==> flow/design.v <==
module InstFetch(Reset,Start,Clk,BranchEn,ALU_flag,Target,ProgCtr);
  input              Reset,			    
                     Start,			    
                     Clk,			       
                     BranchEn,	    
                     ALU_flag;		    
  input  signed     [7:0] Target;		       
  output reg [10:0] ProgCtr ;             
	always @ (posedge Clk)
	begin 
		if(Reset)
		  ProgCtr <= 0;				         
		else if(Start)						      
		  ProgCtr <= ProgCtr;
		else if(BranchEn && ALU_flag)    
		  ProgCtr <= ProgCtr + Target;
		else
		  ProgCtr <= ProgCtr+'b1; 	         
	end
endmodule
# From RTL to reports: InstFetch
# The steps from the RTL of InstFetch to its reports follow in flow order.
# Lines are those of the file above, counted from 1.
# Operators carry their Yosys type and port widths (W data, S select, Z words).
# Cell names lack the library's common part.
# The mark -- stands for no value.
# design
top_module,InstFetch
clock_port,Clk
library,sky130hd
corner,tt_025C_1v80

# Word level
# Counts by Yosys on the flattened word-level netlist (proc, flatten, opt, wreduce; memories kept). Register bits leave out memories and registers merged into their read ports (data or address); mux counts leave out enables and synchronous resets folded into registers. Print and check cells are left out. Cells with the same type and inputs are merged into one.
# op_classes
muxes,1
n_addsub,2
reduce_and_logical,1
# op_table
op,count
$add A11 B1 Y11 const B,1
$add A11 B8 Y11,1
$mux W11,1
$logic_and A1 B1 Y1,1
# word_totals
elab_cells,5
ff_bits,11

# Depth
# Longest topological path by Yosys (ltp), each cell counted once; first at word level (registers and memories cut), then after technology mapping (sequential cells cut; the memories' decode and read muxes count).
# logic_depth
ltp_word,2
abc_area,0
depth_mapped,9

# Synthesis result
# Yosys stat after the flow's synthesis: flattened, memories mapped to cells. It holds for the ABC_AREA given above (unset counts as 0); a run with the other value may have another netlist.
# synth_totals
ff_cells,11
seqArea_um2,220.2
yosys_area_um2,829.5
n_buf,2
stdcells,96
# types
type,count,area_total_um2
dfxtp_1,11,220.211
ha_1,8,100.096
a21o_1,5,37.536
and3_1,6,37.536
xnor2_1,4,35.034
nor2_1,9,33.782
nand2_1,8,30.029
a21oi_1,5,25.024
and3_4,2,22.522
a211oi_4,1,20.019
fa_1,1,20.019
mux2i_1,2,20.019
nand4_1,3,18.768
nor2b_1,3,18.768
inv_1,4,15.014
nor4b_2,1,15.014
o22ai_1,2,12.512
mux2_2,1,11.261
# Other cell types: 17; their cells: 20.

# Worst setup path after synthesis
# Source: OpenSTA report_checks on the synthesized netlist (no wires, ideal clock, input and output delay 20% of the period each), path of least setup slack; recovery checks are left aside. Register names are those of the netlist, which keeps one name where synthesis merged equal registers.
# synth_path
path_type,input to register
startpoint,in (no name shown)
endpoint,reg ProgCtr[10]
in_delay_ns,0.632
delay_ns,1.650
path_slack_ns,0.878
period_ns,3.16
launch_ns,0.632
t_arrival_ns,2.161
stages,9
setup_time_ns,0.121
period_less_setup_slack_ns,2.282
# "delay_ns" is the arrival time less input delay plus setup time.
# "stages": output pins that drive a net of the path, with the launching flip-flop's if there is one; two outputs of one cell count as two.
# "period_less_setup_slack_ns" = period - worst setup slack (recovery checks aside). The figure is calculated, with input and output delays left at 20% of the set period.
# Between the ends stands the longest chain of elaborated cells between them, by number of cells; it is not shown to be the way that was timed. Of several equally long chains one is given.
# A line is the first line of the expression or statement that the cell stems from. Yosys adds cells for indexed reads and writes and turns some case tables into memories.
# At most two assigning lines are given for a register; there are more.
# synth_via
cell_sequence,nand3b_1 -> ha_1 -> inv_1 -> fa_1 -> and2b_1 -> o2111ai_1 -> nand3_1 -> nand4_1 -> mux2_2
elab_chain_cells,2
# synth_lines
item,line_no,rtl
start: declaration,7,
$add A11 B8 Y11,16,
$mux W11,15,else if(BranchEn && ALU_flag)
end: assignment,14,ProgCtr <= ProgCtr;
end: assignment,16,
end: declaration,8,output reg [10:0] ProgCtr ;

# Timing after layout
# From the final timing report of record 1: the path of least setup slack in the routed layout; clock arrival at registers is part of the times.
# layout_path
path_type,input to register
startpoint,in BranchEn
endpoint,reg ProgCtr[10]
t_arrival_ns,2.98
period_ns,3.6
path_slack_ns,0.79
stages,10
in_delay_ns,0.72
launch_ns,0.72
setup_time_ns,0.10
# Between the ends stands the longest chain of elaborated cells between them, by number of cells; it is not shown to be the way that was timed. Of several equally long chains one is given.
# At most two assigning lines are given for a register; there are more.
# layout_via
cell_sequence,clkdlybuf4s50_1 -> nand3b_1 -> ha_1 -> inv_1 -> fa_1 -> and2b_1 -> o2111ai_1 -> nand3_1 -> nand4_1 -> mux2_2
elab_chain_cells,2
# layout_lines
item,line_no,rtl
start: declaration,5,"BranchEn,"
$logic_and A1 B1 Y1,15,else if(BranchEn && ALU_flag)
$mux W11,15,
end: assignment,14,ProgCtr <= ProgCtr;
end: assignment,16,
end: declaration,8,output reg [10:0] ProgCtr ;

# Record of 2 stored runs of the RTL-to-layout flow on InstFetch, platform sky130hd. The runs are unordered. Constraints: input delay and output delay 20% of the set period each, output load 0.01 pF.
# "timing.achieved_period_ns" = clock period - worst setup slack. The figure is calculated, with input and output delays left at 20% of the set period.
# "worst_path_time_ns": the worst setup path's part of the clock period (all of it between registers, 20% less for each end at a port) less its slack. A launch clock that arrives late makes it longer, a capture clock that arrives late makes it shorter.
# "fin_power_uw" rests on the timing tool's default activity at the inputs, not on a simulated workload.
# Settings: n/a = not set for that run.
setting or result,record 1,record 2
period_ns,3.6,2.93
CORE_UTILIZATION,35,40
SETUP_SLACK_MARGIN,0.25,n/a
PLACE_DENSITY,0.8,n/a
CELL_PAD_IN_SITES_GLOBAL_PLACEMENT,3,n/a
TNS_END_PERCENT,35,n/a
GPL_ROUTABILITY_DRIVEN,0,n/a
CTS_CLUSTER_DIAMETER,82,n/a
CAP_MARGIN,5,20
SLEW_MARGIN,0,20
MIN_ROUTING_LAYER,met1,n/a
MAX_ROUTING_LAYER,met5,n/a
CORE_MARGIN,2,2
synth_chip_area_um2,829.5,829.5
total_die_area_um2,2775.7,2454.2
final_cell_area_um2,1114.8,1142.3
utilization_pct,49.9,58.2
worstSetupSlack_ns,0.794,0.327
final_setup_tns_ns,0.000,0.000
hold_ws_ns,0.498,0.491
fin_power_uw,295.2,372
timing.achieved_period_ns,2.806,2.603
worst_path_time_ns,2.09,2.02
timing.worst_path_kind,input to register,input to register
